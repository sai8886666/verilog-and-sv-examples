==> flow/design.v <==
module apb_logi (input pclk,
                  input reset_n,
                  input [31:0]paddress,
                  input pwrite,
                  input pselx,
                  input penable,
                  input [31:0]pwdata,
                  output reg pslverr,                 
                  output reg pready,
                  output reg [31:0]prdata
                  );
reg [31:0]read_only;
reg [31:0]write_only;
reg [31:0]read_write;
reg [31:0]fixed_only=32'hAA;
reg psel1;
reg penable1;
reg [31:0]address1;
reg pwrite1;
reg [31:0]pwdata1;
always@(posedge pclk)
begin
   read_only<=write_only;
   psel1<=pselx;
   penable1<=penable;
   address1<=paddress;
   pwrite1<=pwrite;
   pwdata1<=pwdata;
end
always@(posedge pclk)
begin
   if(~reset_n)
      begin
      prdata<=0;
      pslverr<=0;
      pready<=0;
      read_only<=0;
      write_only<=0;
      read_write<=0;
      fixed_only=32'hAA;
      end
   else if(penable && pselx && ~penable1 && psel1 &&(pwdata==pwdata1) && (paddress==address1) && (pwrite==pwrite1))
    begin
           pslverr<=0;
           pready<=0;
           prdata<=0;    
           case(paddress)
               32'd0:     begin 
                              if(pwrite)
                                    begin
                                    pready<=1;
                                    pslverr<=0;
                                    end
                             else
                                    begin
                                    pready<=1;
                                    prdata<=read_only;
                                    end 
                            end
              32'd4:      begin
                                if(pwrite)
                                    begin
                                    pready<=1;
                                    read_write<=pwdata;
                                    end
                                else
                                    begin
                                   	pready<=1;
	                                prdata<=read_write;
                                    end
                         end
               32'd8:     begin
                                if(pwrite)
                                    begin
                                    pready<=1;
                                    write_only<=pwdata;
                                    end
                                else
                                    begin
                                    pready<=1; 
                                    pslverr<=1;
                                    prdata<=32'dx;
                                    end
                           end
             32'd12:      begin
                               if(pwrite)
                                    begin
                                    pready<=1;
                                    pslverr<=1;              
                                    end
                               else
                                    begin
                                    pready<=1;
                                    prdata<=fixed_only;
                                    end
                          end
             default:     begin
                                   if(pwrite)
                                    begin
                                    pready<=1;
                                    pslverr<=1;              
                                    end
                               else
                                    begin
                                    pready<=1;
                                    pslverr<=1;              
                                    prdata<=32'h40;
													                 end
                       end
              endcase
      end
  else if( penable && pselx && ~penable1 && psel1 && ((pwdata!=pwdata1) || (paddress!=address1) || (pwrite!=pwrite1)))
            begin
             pready<=1;
              pslverr<=1;
	    if(!pwrite1)
		prdata<=32'hx;
           end
   else if( penable && pselx && ~penable1 && ~psel1 )
            begin
             pready<=1;
              pslverr<=1;
		 if(!pwrite1)
		prdata<=32'hx;	  
           end
   else if( ~penable)
           begin
            pready<=0;
            pslverr<=0;
            prdata<=0;
          end
               else
                        begin
                        pready<=0;
                        pslverr<=0;
                        prdata<=0;
                        end               
end
endmodule
## Reports on apb_logi

Tool output for the design above, in the order of the flow.
Lines are those of the file above, counted from 1.
Operators carry their Yosys type and port widths (W data, S select, Z words).
Library cell names are shortened.
A cell with n/a has no value.

| set-up | value |
|---|---|
| top | apb_logi |
| clock input | pclk |
| cell library | sky130hd |
| corner | tt_025C_1v80 |

## Word level

Counts by Yosys on the flattened word-level netlist (proc, flatten, opt, wreduce; memories kept). Register bits leave out memories and registers merged into their read ports (data or address); mux counts leave out enables and synchronous resets folded into registers. Print and check cells are left out. Cells with the same type and inputs are merged into one.

| bit counts | value |
|---|---|
| flip-flop bits (word level) | 133 |
| output and inout port bits | 34 |
| bits of input ports | 69 |

| operators by class | value |
|---|---|
| eq/ne operators | 9 |
| reduce/logical cells | 13 |
| bitwise logic cells | 2 |
| muxes and demuxes | 16 |

Operator list:

| cell | number |
|---|---|
| $mux W32 | 6 |
| $pmux W32 S4 | 1 |
| $eq A32 B32 Y1 | 2 |
| $ne A32 B32 Y1 | 2 |
| $eq A32 B4 Y1 const B | 2 |
| $eq A32 B3 Y1 const B | 1 |
| $logic_not A32 Y1 | 1 |
| $logic_and A1 B1 Y1 | 8 |
| $mux W8 | 1 |
| $mux W7 | 1 |
| $mux W1 | 6 |
| $reduce_and A3 Y1 | 1 |
| $pmux W1 S3 | 1 |
| $logic_or A1 B1 Y1 | 2 |
| $not A1 Y1 | 2 |
| $reduce_or A2 Y1 | 1 |
| $eq A1 B1 Y1 | 1 |
| $ne A1 B1 Y1 | 1 |

## Logic depth

Depth = most cells in a row (Yosys ltp): at word level without a register or memory, in the mapped netlist without a sequential cell, where the memories' decode and read muxes count.

| logic depth | value |
|---|---|
| word-level depth | 7 |
| ABC_AREA | 0 |
| gate-level depth with buffers | 9 |

## Mapped cells and area

Source: synth_stat.txt of the flow (Yosys; design flattened, memories mapped). It holds for the ABC_AREA given above (unset counts as 0); a run with the other value may have another netlist.
The area totals of this step are shown rounded.

| synthesis totals | value |
|---|---|
| buffers | 34 |
| cell area after synthesis | 5,000 sq um |
| flip-flops | 133 |
| standard cells after synthesis | 524 |
| sequential part of the area | 2,700 sq um |

Cell types:

| cell | number | area in all (sq um) |
|---|---|---|
| dfxtp_1 | 133 | 2.66E+03 |
| xor2_1 | 52 | 455.437 |
| nand2_1 | 100 | 375.36 |
| o211ai_1 | 32 | 240.23 |
| nand4_1 | 38 | 237.728 |
| nor4_1 | 32 | 200.192 |
| nand3_1 | 33 | 165.158 |
| o21ai_0 | 28 | 140.134 |
| xnor2_1 | 14 | 122.618 |
| clkbuf_1 | 20 | 75.072 |
| mux2i_1 | 5 | 50.048 |
| buf_2 | 9 | 45.043 |
| nor4_4 | 2 | 42.541 |
| buf_4 | 4 | 30.029 |
| nand3b_1 | 3 | 22.522 |
| o21ai_1 | 3 | 15.014 |
| a31oi_1 | 2 | 12.512 |
| nor2_1 | 3 | 11.261 |

Not listed: further types 9, cells in them 11.

## Worst setup path after synthesis

OpenSTA on the mapped netlist: ideal clock, no wires. The path of least setup slack (recovery checks aside). Input and output delay are each 20% of the period. Register names are those of the netlist, which keeps one name where synthesis merged equal registers.

| timing path after synthesis | value |
|---|---|
| kind | in2reg |
| start point | input port paddress[3] |
| end point | register pslverr |
| library setup time | 0.133 ns |
| launch time at the first pin | 0.938 ns |
| data arrival time | 2.497 ns |
| delay of the path | 1.692 ns |
| slack | 2.060 ns |
| clock period | 4.69 ns |
| stages | 9 |
| period reached after synthesis | 2.63 ns |

"delay of the path" is the arrival time less input delay plus setup time.
"stages": output pins that drive a net of the path, with the launching flip-flop's if there is one; two outputs of one cell count as two.
"period reached after synthesis" = period - worst setup slack (recovery checks aside). The figure is calculated, with input and output delays left at 20% of the set period.
Between the ends stands the longest chain of elaborated cells between them, by number of cells; it is not shown to be the way that was timed. Of several equally long chains one is given.
A line is the first line of the expression or statement that the cell stems from. Yosys adds cells for indexed reads and writes and turns some case tables into memories.
At most two assigning lines are given for a register; there are more.

| between the ends, after synthesis | value |
|---|---|
| cells stage by stage | buf_2 -> xor2_1 -> nor4_1 -> nand4_1 -> nor4_4 -> and2_1 -> buf_4 -> buf_2 -> a31oi_1 |
| length of the longest elaborated chain | 6 |
| elaborated cells between the ends (all ways) | 15 |
| source lines of those cells | 3 |
| classes of those cells | eq/ne: 5; mux: 3; reduce/logical: 7 |

RTL lines, path after synthesis:

| what | line | source |
|---|---|---|
| from (decl) | 3 | `input [31:0]paddress,` |
| $ne A32 B32 Y1 | 112 | `else if( penable && pselx && ~penable1 && psel1 && ((pwdata!=pwdata1) \|\| (paddress!=address1) \|\| (pwrite!=pwri ...` |
| $logic_or A1 B1 Y1 (2 in a row) | 112 |  |
| $logic_and A1 B1 Y1 | 112 |  |
| $mux W1 | 112 |  |
| $mux W1 | 42 | `else if(penable && pselx && ~penable1 && psel1 &&(pwdata==pwdata1) && (paddress==address1) && (pwrite==pwrite1 ...` |
| to (assign) | 35 | `pslverr<=0;` |
| to (assign) | 44 | `pslverr<=0;` |
| to (decl) | 8 | `output reg pslverr,` |

Stored flow runs of apb_logi (2 of them; Yosys, OpenROAD, sky130hd). They differ in their settings and are not a sequence. Constraints: input delay and output delay 20% of the set period each, output load 0.01 pF.
Among the settings, n/a means not set for that run.

| item | flow run 1 | flow run 2 |
|---|---|---|
| period_ns | 2.25 | 1.95 |
| CORE_UTILIZATION | 59 | 60 |
| SETUP_SLACK_MARGIN | -0.11 | 0.32 |
| PLACE_DENSITY | 0.82 | n/a |
| CELL_PAD_IN_SITES_DETAIL_PLACEMENT | 2 | 2 |
| CTS_CLUSTER_SIZE | 71 | 44 |
| CTS_CLUSTER_DIAMETER | 45 | n/a |
| SLEW_MARGIN | 40 | 20 |
| MIN_ROUTING_LAYER | met1 | n/a |
| CAP_MARGIN | 20 | 5 |
| CORE_MARGIN | 2 | 2 |
| PLACE_DENSITY_LB_ADDON | n/a | 0.1 |
| CORE_ASPECT_RATIO | n/a | 0.63 |
| MAX_ROUTING_LAYER | n/a | met4 |

Flow run 1: no results, placement failed with a tool error
Flow run 2: no results, placement failed with DPL-0033
